==> flow/design.v <==
module instructionMemory (
    input           clk, rst,
    input  [31 : 0] address,
    output [31 : 0] instruction
);
    reg [31 : 0] data [1023 : 0];
    integer  i;
    always @(posedge clk, posedge rst) begin
        if(rst)begin
            data[0] <= 32'b100011_00000_01010_0000000000100000;
            data[1] <= 32'b100011_00000_01011_0000000000100001;
            data[2] <= 32'b100011_00000_01100_0000000000100010;
            data[3] <= 32'b100011_00000_01101_0000000000100011;
            data[4] <= 32'b000100_00000_01101_0000000000000011;
            data[5] <= 32'b000000_01010_01011_01011_00000_100000;
            data[6] <= 32'b000000_01100_01011_01101_00000_100110;
            data[7] <= 32'b000100_00000_00000_1111111111111100;
            data[8] <= 32'b101011_00000_01011_0000000000100100;
            for(i = 9;i < 1024;i++)
                data[i] <= 0;
        end
    end
    assign instruction = data[address];
endmodule
module dataMemory (
    input               clk, rst, writeEnable,
    input      [31 : 0] address, dataWrite,
    output [31 : 0] dataOutput
);
    reg [31 : 0] data [1023 : 0];
    integer  i;
    always @(posedge clk, posedge rst) begin
        if(rst)begin
            data[32]<= 2;
            data[33]<= 0;
            data[34]<= 64;
            data[35]<= 4;
        end
        else if(writeEnable)   
                data[address] <= dataWrite;
    end
    wire [31 : 0] dataTest; assign dataTest = data[36];
    assign dataOutput = data[address];
endmodule
module ALU(
    input      [31 : 0] SrcA, SrcB,
    input      [2 : 0] ALUControl,
    output reg [31 : 0]ALUResult);
localparam 
add = 3'b010,
xorr= 3'b011,
sub = 3'b110,
andd= 3'b000,
orr = 3'b001,  
slt = 3'b111;  
always @(*) begin
    case (ALUControl)
        add :  ALUResult = SrcA + SrcB;
        sub :  ALUResult = SrcA - SrcB;
        andd:  ALUResult = SrcA & SrcB;
        xorr:  ALUResult = SrcA ^ SrcB;
        default: ALUResult = 0;
    endcase
end
endmodule
module registerFile (
    input rst, clk, writeEnable,
    input [31 : 0] dataWrite,
    input [4 : 0] addressWrite, addressA, addressB,
    output reg [31 : 0] dataA, dataB
);
    integer  i;
    reg [31 : 0] registerFileData [31 : 0];
    always @(negedge clk, posedge rst) begin  
        if(rst) begin
            for(i = 0; i < 32; i++)
                registerFileData[i] <= 0;
        end
        else if(writeEnable)
            registerFileData[addressWrite] = dataWrite;
    end
    always@(*)begin
        dataA = registerFileData[addressA];
        dataB = registerFileData[addressB];
    end
    wire [31 : 0] testRegister; assign testRegister = registerFileData[11];
endmodule
module programCounter (
    input clk, rst, en,
    input [31 : 0] dataInput,
    output reg [31 : 0] dataOutput
);
    always @(posedge clk, posedge rst) begin
        if(rst)
            dataOutput <= 0;
        else if(en)
            dataOutput <=  dataInput;
    end
endmodule
module dataPath(
    input              rst, clk,
    input              regWrite, regDst, memWrite, mem2Reg, aluSrcB, pcSrc, enablePC,
    input      [2 : 0] aluControl,
    input      [1 : 0] fad, fbd,
    input              flushD, enableD, flushE,
    output     [4 : 0] rsDH, rtDH, rdEH, rdMH, 
    output     [5 : 0] opcode, funct,   
    output             eq, mem2RegEH, regWriteMH, regWriteEH, regWriteDH
);
    assign regWriteMH = regWriteM;
    assign regWriteEH = regWriteE;
    assign regWriteDH = regWrite;
    reg [31 : 0] PC; always@(posedge clk, posedge rst)if(rst)PC <= 0; else if(!enablePC) PC <= PC + (pcSrc ? immShiftedD : 1);
    wire [31 : 0] instr;
    instructionMemory IM(.clk(clk), .rst(rst), .instruction(instr), .address(PC));
    reg [31 : 0] instrD;
    always @(posedge clk, posedge rst)if((flushD & clk) | rst)instrD <= 0; else if (!enableD)instrD <= instr;
    assign opcodeD = instrD[31 : 26];
    wire [4 : 0] rsD, rtD, rdD; assign rsD = instrD[25 : 21]; assign rtD = instrD[20 : 16]; assign rdD = instrD[15 : 11];
    wire [31 : 0] rsDataD, rtDataD;
    reg  [31 : 0] rsDataFD, rtDataFD;
    registerFile RF(.rst(rst), .clk(clk), .writeEnable(regWriteWB), .addressWrite(writeRegWB),
                .dataWrite(writeRegData), .addressA(rsD), .addressB(rtD), .dataA(rsDataD),
                .dataB(rtDataD));
    wire [31 : 0] immD; assign immD = {instrD[15]?16'hffff : 16'h0000 , instrD[15 : 0]};
    wire [31 : 0] immShiftedD = immD;
    assign eq = &(~(rsDataFD ^ rtDataFD));
    assign funct = instrD[5 : 0];
    assign opcode = instrD[31 : 26];
    always @(*) begin
        case (fad)
            0 : rsDataFD = rsDataD;     
            1 : rsDataFD = aluOutE; 
            2 : rsDataFD = memDataM;
            3 : rsDataFD = aluOutM;
            default: rsDataFD = 0;
        endcase
        case (fbd)
            0 : rtDataFD = rtDataD;     
            1 : rtDataFD = aluOutE; 
            2 : rtDataFD = memDataM;
            3 : rtDataFD = aluOutM;
            default: rtDataFD = 0;
        endcase
    end
    assign rsDH = rsD; 
    assign rtDH = rtD;
    reg [31 : 0] rsDataE, rtDataE, immE;
    reg [5 : 0] rsE, rtE, rdE;
    reg regDstE, aluSrcBE, regWriteE, mem2RegE, memWriteE;
    reg [2 : 0] aluControlE;
    always @(posedge clk, posedge rst)begin
        if(rst | (clk & flushE))begin
            memWriteE   <= 0;
            regWriteE   <= 0;
        end else begin
            rsDataE     <= rsDataFD;
            rtDataE     <= rtDataFD;
            immE        <= immD;
            rsE         <= rsD;
            rtE         <= rtD;
            rdE         <= rdD;
            memWriteE   <= memWrite;
            mem2RegE    <= mem2Reg;
            regDstE     <= regDst;
            aluSrcBE    <= aluSrcB;
            aluControlE <= aluControl;
            regWriteE   <= regWrite;
        end
    end
    wire [31 : 0] operand2; assign operand2 = aluSrcBE?immE : rtDataE;
    wire [31 : 0] aluOutE;
    ALU a(.SrcA(rsDataE), .SrcB(operand2), .ALUControl(aluControlE), .ALUResult(aluOutE));
    wire [4 : 0] writeRegE; assign writeRegE = regDstE?rdE:rtE;
    assign rdEH = writeRegE;
    assign mem2RegEH = mem2RegE;
    reg [31 : 0] aluOutM, rtDataM;
    reg regWriteM, mem2RegM, memWriteM;
    reg [4 : 0] writeRegM;
    always @(posedge clk, posedge rst)begin
        if(rst)begin
            memWriteE   <= 0;
            regWriteE   <= 0;
        end else begin
            aluOutM <= aluOutE;
            rtDataM  <= rtDataE;
            writeRegM<= writeRegE;
            regWriteM<= regWriteE;
            mem2RegM  <= mem2RegE;
            memWriteM<= memWriteE;
        end
    end
    wire [31 : 0] memDataM;    
    dataMemory DM(.clk(clk), .rst(rst), .writeEnable(memWriteM), .address(aluOutM), .dataWrite(rtDataM),
                  .dataOutput(memDataM));
    assign rdMH = writeRegM;
    reg [31 : 0] memDataWB, aluOutWB;
    reg [4 : 0] writeRegWB;
    reg regWriteWB, mem2RegWB;
    always @(posedge clk, posedge rst)begin
        if(rst)begin
            memWriteE   <= 0;
            regWriteE   <= 0;
        end else begin
            regWriteWB <= regWriteM;
            memDataWB  <= memDataM;
            aluOutWB   <= aluOutM;
            writeRegWB <= writeRegM;
            mem2RegWB  <= mem2RegM;
        end
    end
    wire [31 : 0] writeRegData; assign writeRegData = mem2RegWB? memDataWB : aluOutWB;
endmodule
module controlUnit(input [5 : 0] funct, opcode, 
                   input eq,
                   output reg regWrite, regDst, memWrite, mem2Reg, aluSrcB, pcSrc,
                   output reg [2 : 0] aluControl
                  );
localparam rType = 6'b000000,
            lw    = 6'b100011,
            sw    = 6'b101011,
            beq   = 6'b000100;
localparam add = 6'b100000;
localparam sub = 6'b100010;
always @(*)begin
    case (opcode)
        lw:     {pcSrc, regWrite, regDst, memWrite, mem2Reg, aluSrcB, aluControl} = {1'b0, 1'b1, 1'b0, 1'b0, 1'b1, 1'b1, 3'b010};
        sw:     {pcSrc, regWrite, regDst, memWrite, mem2Reg, aluSrcB, aluControl} = {1'b0, 1'b0, 1'b0, 1'b1, 1'b0, 1'b1, 3'b010};
        rType:  {pcSrc, regWrite, regDst, memWrite, mem2Reg, aluSrcB, aluControl} = {1'b0, 1'b1, 1'b1, 1'b0, 1'b0, 1'b0, (funct == add) ? 3'b010 : (funct == sub?3'b110 : 3'b011)};
        beq:    {pcSrc, regWrite, regDst, memWrite, mem2Reg, aluSrcB, aluControl} = {eq, 1'b0, 1'b0, 1'b0, 1'b0, 1'b0, 3'b010};
        default:{pcSrc, regWrite, regDst, memWrite, mem2Reg, aluSrcB, aluControl} = {1'b0, 1'b0, 1'b0, 1'b0, 1'b0, 1'b0, 3'b010};
    endcase
end
endmodule
module hazardUnit(input eq, regWriteEH, regWriteDH, mem2RegEH, regWriteMH,
          input [5 : 0] opcode, 
          input  [4 : 0] rsDH, rtDH, rdEH, rdMH, 
          output flushD, flushE, enableD, enablePC,
          output reg [1 : 0] fad, fbd
         );
    localparam beq   = 6'b000100;
    assign flushD = (opcode == beq) && eq;  
    assign flushE = (mem2RegEH & regWriteEH) & ((rsDH == rdEH) | (rtDH == rdEH));
    assign enableD = (mem2RegEH & regWriteEH) & ((rsDH == rdEH) | (rtDH == rdEH)); 
    assign enablePC = (mem2RegEH & regWriteEH) & ((rsDH == rdEH) | (rtDH == rdEH)); 
    always @(*) begin
        if(regWriteEH && rsDH == rdEH && rdEH)  
            fad = 1;
        else if(regWriteMH && rsDH == rdMH && rdMH)  
            if(mem2RegEH)  
                fad = 2;
            else
                fad = 3;
        else
            fad = 0;
    end
    always @(*) begin
        if(regWriteEH && rtDH == rdEH && rdEH)
            fbd = 1;
        else if(regWriteMH && rtDH == rdMH && rdMH)
            if(mem2RegEH)  
                fbd = 2;
            else
                fbd = 3;
        else
            fbd = 0;
    end
endmodule
module mips(input clk, rst);
    wire [5 : 0] funct, opcode;
    wire         eq, regWrite, regWriteEH, regWriteMH, regWriteDH,
                 regDst, memWrite, mem2RegEH, aluSrcB, pcSrc, flush,
                 mem2RegEE, flushE, enableD, flushD, enablePC;
    wire [2 : 0] aluControl;
    wire [1 : 0] fad, fbd;
    wire [4 : 0] rsDH, rtDH, rdEH, rdMH;
    controlUnit cu(.eq(eq), .regWrite(regWrite), .regDst(regDst),
                   .memWrite(memWrite), .mem2Reg(mem2Reg), .aluSrcB(aluSrcB), 
                   .pcSrc(pcSrc), .aluControl(aluControl), .opcode(opcode),
                   .funct(funct));
    hazardUnit hu(.eq(eq), .regWriteEH(regWriteEH), .regWriteDH(regWriteDH), 
                  .mem2RegEH(mem2RegEH), .regWriteMH(regWriteMH), .opcode(opcode), 
                  .rsDH(rsDH), .rtDH(rtDH), .rdEH(rdEH), .rdMH(rdMH), .flushD(flushD), 
                  .flushE(flushE), .fad(fad), .fbd(fbd), .enableD(enableD), .enablePC(enablePC));
    dataPath    dp(.rst(rst), .clk(clk), .regWrite(regWrite), .regDst(regDst),
                   .memWrite(memWrite), .mem2Reg(mem2Reg), .aluSrcB(aluSrcB), 
                   .pcSrc(pcSrc), .aluControl(aluControl), .fad(fad), .fbd(fbd),
                   .flushE(flushE), .rsDH(rsDH), .rtDH(rtDH), .rdEH(rdEH), .rdMH(rdMH),
                   .opcode(opcode), .funct(funct), .eq(eq), .mem2RegEH(mem2RegEH), 
                   .regWriteMH(regWriteMH), .regWriteEH(regWriteEH),.regWriteDH(regWriteDH),
                   .flushD(flushD), .enableD(enableD), .enablePC(enablePC));
endmodule
# From RTL to reports: programCounter
# The steps from the RTL of programCounter to its reports follow in flow order.
# Line numbers count from 1 in the design file above.
# Operators: Yosys type, input widths -> output width; for muxes data width and select width s.
# Cell names lack the library's common part.
# A cell with - has no value.
dict set report setup {
  top {programCounter}
  clock_port {clk}
  cell_library {sky130hd}
  corner {tt_025C_1v80}
}

# Elaborated design
# Yosys after proc, flatten, opt, wreduce and memory -nomap, before mapping. Enables and synchronous resets that opt folds into registers are not counted as muxes. Memory bits, and registers merged into a memory's read port (data or address), are not among the register bits. Print and check cells are not counted. Equal cells are merged and count once.
dict set report word_totals {
  input_bits 35
  output_inout_bits 32
  wordCells 1
  regBits 32
}

# Longest topological paths
# Depth = most cells in a row (Yosys ltp): at word level without a register or memory, in the mapped netlist without a sequential cell, where the memories' decode and read muxes count.
dict set report logic_depth {
  word_depth 0
  ABC_AREA 0
  depth_mapped 3
  ltp_nobuf 1
}

# Mapped cells and area
# Source: synth_stat.txt of the flow (Yosys; design flattened, memories mapped). It holds for the ABC_AREA given above (unset counts as 0); a run with the other value may have another netlist.
dict set report synth_totals {
  buffers 4
  flip_flops 32
  stdcells 69
  mapped_area_um2 1348.8
}
# cell n type_area_um2
set by_type {}
lappend by_type {dfrtp_1 32 800.768}
lappend by_type {mux2_4 30 450.432}
lappend by_type {buf_12 3 60.058}
lappend by_type {mux2_2 2 22.522}
lappend by_type {buf_6 1 11.261}
lappend by_type {inv_1 1 3.754}

# Path before layout
# OpenSTA on the mapped netlist: ideal clock, no wires. The path of least setup slack (recovery checks aside). Input and output delay are each 20% of the period. Register names are those of the netlist, which keeps one name where synthesis merged equal registers.
dict set report synth_timing {
  path_kind {input to register}
  startpoint {input en}
  endpoint {register dataOutput[0]}
  t_required_ns 0.736
  input_delay_ns 0.172
  slack_ns 0.022
  t_first_pin_ns 0.172
  path_delay_ns 0.667
  period_ns 0.861
  t_arrival_ns 0.714
  driving_pins 3
  period_less_setup_slack_ns 0.839
}
# "path_delay_ns" = arrival - input delay + setup time.
# "driving_pins" counts driving pins, that of a launching flip-flop among them; a cell with two outputs on the path counts twice.
# "period_less_setup_slack_ns" = period - worst setup slack (recovery checks aside). The figure is calculated, with input and output delays left at 20% of the set period.
dict set report synth_via {
  cell_sequence {buf_6 > buf_12 > mux2_4}
  elab_chain_len 0
  cone_cells 0
  lines_between 0
}
# item line
set synth_lines {}
lappend synth_lines {{from (decl)} 89} ;# input clk, rst, en,
lappend synth_lines {{to (assign)} 95} ;# dataOutput <= 0;
lappend synth_lines {{to (assign)} 97} ;# dataOutput <=  dataInput;
lappend synth_lines {{to (decl)} 91} ;# output reg [31 : 0] dataOutput

# Path in the finished layout
# Path of least setup slack in the final report of run 1 (OpenROAD, finished layout, wires in). Where an end is a register, its clock arrival counts in the times.
dict set report layout_timing {
  path_kind {register to output}
  startpoint {register dataOutput[10]}
  endpoint {output dataOutput[10]}
  slack_ns -0.38
  t_first_pin_ns 0.28
  driving_pins 2
  period_ns 0.539
  output_delay_ns 0.11
  t_required_ns 0.43
  t_arrival_ns 0.82
}
dict set report layout_via {
  cell_sequence {dfrtp_1 > buf_2}
  elab_chain_len 0
  cone_cells 0
  lines_between 0
}
# item line
set layout_lines {}
lappend layout_lines {{from (decl)} 91} ;# output reg [31 : 0] dataOutput
lappend layout_lines {{from (assign)} 95} ;# dataOutput <= 0;
lappend layout_lines {{from (assign)} 97} ;# dataOutput <=  dataInput;
lappend layout_lines {{to (decl)} 91}

# Module programCounter, platform sky130hd: 2 stored runs of the flow (Yosys, OpenROAD) with differing settings, in no particular order. Input and output delays are each 20% of the period that was set; the output load is 0.01 pF.
# "achieved_period_ns" is the run's clock period less its worst setup slack. It is reckoned from that one timing run; input and output delays stay at 20% of the period that was set.
# "critical_path_time_ns" means the part of the period allowed to the worst setup path (the constraints hold back 20% at inputs and 20% at outputs) less its slack; where the path has registers, the arrival times of their clocks count too.
# By "power_mw" is meant OpenSTA's value without simulated activity: inputs other than the clock are taken to toggle once in ten clock periods, and the tool carries that through the logic.
run="run 1" settings period_ns=0.539 CORE_UTILIZATION=29 SETUP_SLACK_MARGIN=0.06 PLACE_DENSITY_LB_ADDON=0.14 CORE_MARGIN=8 GPL_TIMING_DRIVEN=1 CAP_MARGIN=0 SLEW_MARGIN=20 MAX_ROUTING_LAYER="met4"
run="run 1" results yosys.chip_area_um2=1348.8 die_footprint_um2=7089.6 layout_stdcell_area_um2=2228.4 util_frac=0.485 ws_setup_ns=-0.384 timing.setup.tns_ns=-20.793 power_mw=6.190 achieved_period_ns=0.923 critical_path_time_ns=0.82 critical_path_kind="register to output"
run="run 2" settings period_ns=0.486 CORE_UTILIZATION=57 SETUP_SLACK_MARGIN=-0.04 PLACE_DENSITY=0.9 CELL_PAD_IN_SITES_GLOBAL_PLACEMENT=3 TNS_END_PERCENT=65 GPL_ROUTABILITY_DRIVEN=0 CTS_CLUSTER_DIAMETER=393 CAP_MARGIN=20 CORE_MARGIN=2 SLEW_MARGIN=20
run="run 2" outcome="did not finish, placement stopped with GPL-0301"
